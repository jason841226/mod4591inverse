==> flow/design.v <==
`timescale 1ns / 1ps
module mod4591(
	Clk,
	Reset,
	In,
	Out
    );
parameter RED_COEF = 14617;
parameter NTRU_Q = 4591;
parameter P_WIDTH = 16;
input					Clk;
input					Reset;
input		[P_WIDTH*2-1 : 0]	In;
output reg	[P_WIDTH-1 : 0]		Out;
reg		[P_WIDTH*2-1 : 0]	In_reg;
reg 		[31 : 0]	d;
wire 		[31 : 0]	e;
reg 		[31 : 0]	f;
wire 		[31 : 0]	g;
always@(posedge Clk)
begin
	if(Reset)
		In_reg <= {P_WIDTH*2{1'b0}};
	else
		In_reg <= In;
end
always@(posedge Clk)
begin
	if(Reset)
		d <= 32'b0;
	else
		d <= (In>>12)*RED_COEF;
end
assign e = (d>>14)*NTRU_Q;
always@(posedge Clk)
begin
	if(Reset)
		f <= 32'b0;
	else
		f <= In_reg-e;
end
assign g = f[15:0];
always@(posedge Clk)
begin
	if(Reset)
		Out <= 16'b0;
	else if(g>=2*NTRU_Q)
		Out <= g-2*NTRU_Q;
	else if(g>=NTRU_Q)
		Out <= g-NTRU_Q;
	else
		Out <= g;
end
endmodule
From RTL to reports: mod4591
What the tools print for mod4591, step after step.
Line numbers count from 1 in the design file above.
{ "inputs": {"top": "mod4591", "clock": "Clk", "lib": "sky130hd", "lib_corner": "tt_025C_1v80"} }

Elaborated design
Yosys after proc, flatten, opt, wreduce and memory -nomap, before mapping. Enables and synchronous resets that opt folds into registers are not counted as muxes. Memory bits, and registers merged into a memory's read port (data or address), are not among the register bits. Print and check cells are not counted. Equal cells are merged and count once.
{ "word_totals": {"output_inout_bits": 16, "elab_cells": 13, "reg_bits": 80} }
{ "op_classes": {"muxes": 2, "n_addsub": 3, "cmp": 2, "n_mul": 2} }
{ "ops": {"columns": ["cell", "count"], "rows": [
  ["multiplier 20 x 14 -> 32 bit with constant B", 1],
  ["multiplier 18 x 13 -> 16 bit with constant B", 1],
  ["two-way mux 16 bit", 2],
  ["subtractor 16 x 13 -> 16 bit with constant B", 1],
  [">= comparator 16 x 13 -> 1 bit with constant B", 1],
  ["subtractor 16 x 14 -> 16 bit with constant B", 1],
  [">= comparator 16 x 14 -> 1 bit with constant B", 1],
  ["subtractor 16 bit", 1]
]} }

Depth
Longest topological path by Yosys (ltp), each cell counted once; first at word level (registers and memories cut), then after technology mapping (sequential cells cut; the memories' decode and read muxes count).
{ "logic_depth": {"depth_word": 3, "abc_area": 0, "ltp_mapped": 21, "depth_no_buf": 21} }

Synthesis result
Source: synth_stat.txt of the flow (Yosys; design flattened, memories mapped). It holds for the ABC_AREA given above (unset counts as 0); a run with the other value may have another netlist.
{ "synth_totals": {"area_um2": 9575.4, "buf_cells": 11, "stdcells": 985, "flip_flops": 64} }
{ "types": {"columns": ["cell_type", "count", "type_area_um2"], "rows": [
  ["sky130_fd_sc_hd__fa_1", 140, 2.8E+03],
  ["sky130_fd_sc_hd__ha_1", 189, 2.36E+03],
  ["sky130_fd_sc_hd__dfxtp_1", 64, 1.28E+03],
  ["sky130_fd_sc_hd__inv_1", 263, 987.197],
  ["sky130_fd_sc_hd__xnor2_1", 38, 332.819],
  ["sky130_fd_sc_hd__nor2_1", 58, 217.709],
  ["sky130_fd_sc_hd__xor2_1", 20, 175.168],
  ["sky130_fd_sc_hd__a21oi_1", 25, 125.12],
  ["sky130_fd_sc_hd__nor3_1", 22, 110.106],
  ["sky130_fd_sc_hd__nor2b_1", 17, 106.352],
  ["sky130_fd_sc_hd__nand2_1", 20, 75.072],
  ["sky130_fd_sc_hd__a21o_1", 9, 67.565],
  ["sky130_fd_sc_hd__buf_6", 5, 56.304],
  ["sky130_fd_sc_hd__a2111oi_4", 2, 55.053],
  ["sky130_fd_sc_hd__nand3_1", 11, 55.053],
  ["sky130_fd_sc_hd__o21a_1", 7, 52.55],
  ["sky130_fd_sc_hd__o21ai_1", 10, 50.048],
  ["sky130_fd_sc_hd__o21ai_0", 8, 40.038]
]} }
Other cell types: 42; their cells: 77.

Timing after synthesis
Path of least setup slack by OpenSTA after synthesis, without wires, with an ideal clock, recovery checks aside; 20% of the period is set as input and as output delay. Where synthesis merged equal registers, the netlist keeps one of their names.
{ "synth_path": {"path_kind": "input port to flip-flop", "from": "in In[13]", "to": "reg d[28]", "slack_ns": 0.584, "path_delay_ns": 4.976, "t_required_ns": 6.888, "arrival_time_ns": 6.304, "period_ns": 6.95, "stages": 21, "launch_ns": 1.390, "in_delay_ns": 1.390, "synth_period_reached_ns": 6.366} }
"path_delay_ns" = arrival - input delay + setup time.
"stages": output pins that drive a net of the path, with the launching flip-flop's if there is one; two outputs of one cell count as two.
"synth_period_reached_ns" = period - worst setup slack (recovery checks aside). The figure is calculated, with input and output delays left at 20% of the set period.
Between the ends stands the longest chain of elaborated cells between them, by number of cells; it is not shown to be the way that was timed. Of several equally long chains one is given.
A line is the first line of the expression or statement that the cell stems from. Yosys adds cells for indexed reads and writes and turns some case tables into memories.
{ "synth_via": {"cell_sequence": "sky130_fd_sc_hd__inv_1 -> sky130_fd_sc_hd__fa_1 -> sky130_fd_sc_hd__inv_1 -> sky130_fd_sc_hd__fa_1 -> sky130_fd_sc_hd__ha_1 -> sky130_fd_sc_hd__inv_1 -> sky130_fd_sc_hd__fa_1 -> sky130_fd_sc_hd__inv_1 -> sky130_fd_sc_hd__fa_1 -> sky130_fd_sc_hd__inv_1 -> sky130_fd_sc_hd__fa_1 -> sky130_fd_sc_hd__inv_1 -> sky130_fd_sc_hd__ha_1 -> sky130_fd_sc_hd__a21o_1 -> sky130_fd_sc_hd__a21oi_1 -> sky130_fd_sc_hd__o22a_1 -> sky130_fd_sc_hd__a21oi_2 -> sky130_fd_sc_hd__o2111ai_2 -> sky130_fd_sc_hd__o21ai_1 -> sky130_fd_sc_hd__or4b_1 -> sky130_fd_sc_hd__nand3_1", "elab_chain_len": 1, "cells_between": 1} }
{ "synth_rtl": {"columns": ["item", "line_no", "rtl"], "rows": [
  ["start: declaration", 13, "input [P_WIDTH*2-1 : 0] In;"],
  ["multiplier 20 x 14 -> 32 bit", 32, "d <= (In>>12)*RED_COEF;"],
  ["end: assignment", 30, "d <= 32'b0;"],
  ["end: assignment", 32, null],
  ["end: declaration", 16, "reg [31 : 0] d;"]
]} }

Worst path after layout
Path of least setup slack in the final report of run A (OpenROAD, finished layout, wires in). Where an end is a register, its clock arrival counts in the times.
{ "layout_path": {"path_kind": "input port to flip-flop", "from": "in In[15]", "to": "reg d[22]", "in_delay_ns": 0.93, "period_ns": 4.66, "arrival_time_ns": 6.69, "t_required_ns": 4.85, "slack_ns": -1.83, "launch_ns": 0.93, "stages": 24} }
Between the ends stands the longest chain of elaborated cells between them, by number of cells; it is not shown to be the way that was timed. Of several equally long chains one is given.
{ "layout_via": {"cell_sequence": "sky130_fd_sc_hd__buf_8 -> sky130_fd_sc_hd__clkinvlp_4 -> sky130_fd_sc_hd__buf_12 -> sky130_fd_sc_hd__fa_1 -> sky130_fd_sc_hd__inv_2 -> sky130_fd_sc_hd__fa_2 -> sky130_fd_sc_hd__ha_4 -> sky130_fd_sc_hd__inv_2 -> sky130_fd_sc_hd__fa_1 -> sky130_fd_sc_hd__inv_2 -> sky130_fd_sc_hd__fa_1 -> sky130_fd_sc_hd__inv_2 -> sky130_fd_sc_hd__fa_1 -> sky130_fd_sc_hd__inv_2 -> sky130_fd_sc_hd__ha_4 -> sky130_fd_sc_hd__nand4_1 -> sky130_fd_sc_hd__nand4bb_4 -> sky130_fd_sc_hd__a21oi_4 -> sky130_fd_sc_hd__buf_4 -> sky130_fd_sc_hd__buf_6 -> sky130_fd_sc_hd__nor3_4 -> sky130_fd_sc_hd__buf_6 -> sky130_fd_sc_hd__xnor2_2 -> sky130_fd_sc_hd__nor2_1", "elab_chain_len": 1, "cells_between": 1} }
{ "layout_rtl": {"columns": ["item", "line_no", "rtl"], "rows": [
  ["start: declaration", 13, "input [P_WIDTH*2-1 : 0] In;"],
  ["multiplier 20 x 14 -> 32 bit", 32, "d <= (In>>12)*RED_COEF;"],
  ["end: assignment", 30, "d <= 32'b0;"],
  ["end: assignment", 32, null],
  ["end: declaration", 16, "reg [31 : 0] d;"]
]} }

Settings and measured results of 2 stored flow runs for module mod4591 (sky130hd), not sorted in any way. The constraints put input and output delay at 20% of the set period each and load the outputs with 0.01 pF.
By "achieved clock period (ns)" is meant the clock period of the run minus its worst setup slack. This is arithmetic on one report: input and output delays are still those of the set period (20% each).
"worst setup path time (ns)" is the time allowed to the run's worst setup path (the clock period less input and output delay, where it has them) less its slack. Clock arrival times count: a late capture clock shortens it, a late launch clock lengthens it.

settings of run A
{
  "period_ns": 4.66,
  "CORE_UTILIZATION": 68,
  "SETUP_SLACK_MARGIN": 0.18,
  "PLACE_DENSITY": 0.83,
  "GPL_ROUTABILITY_DRIVEN": 0,
  "CTS_CLUSTER_SIZE": 15,
  "CTS_CLUSTER_DIAMETER": 103,
  "CAP_MARGIN": 40,
  "MAX_ROUTING_LAYER": "met4",
  "CORE_MARGIN": 2,
  "SLEW_MARGIN": 20
}
report of run A
yosys chip area after synthesis (um^2): 9575.4
finish__design__die__area: 15046.7
finish__design__instance__area__stdcell: 12644.6
finish__design__instance__utilization: 0.9145
finish__timing__setup__ws: -1.835
finish__timing__setup__tns: -26.298
achieved clock period (ns): 6.495
worst setup path time (ns): 5.56
worst setup path kind: input port to flip-flop

settings of run B
{
  "period_ns": 7.5,
  "CORE_UTILIZATION": 68,
  "PLACE_DENSITY_LB_ADDON": 0.23,
  "CORE_MARGIN": 6,
  "GPL_TIMING_DRIVEN": 0,
  "CTS_CLUSTER_SIZE": 49,
  "MAX_ROUTING_LAYER": "met5",
  "CAP_MARGIN": 20,
  "SLEW_MARGIN": 20
}
report of run B
yosys chip area after synthesis (um^2): 9575.4
finish__design__die__area: 17073.3
finish__design__instance__area__stdcell: 10598.9
finish__design__instance__utilization: 0.7848
finish__timing__setup__ws: 0.420
finish__timing__setup__tns: 0.000
achieved clock period (ns): 7.080
worst setup path time (ns): 5.58
worst setup path kind: input port to flip-flop
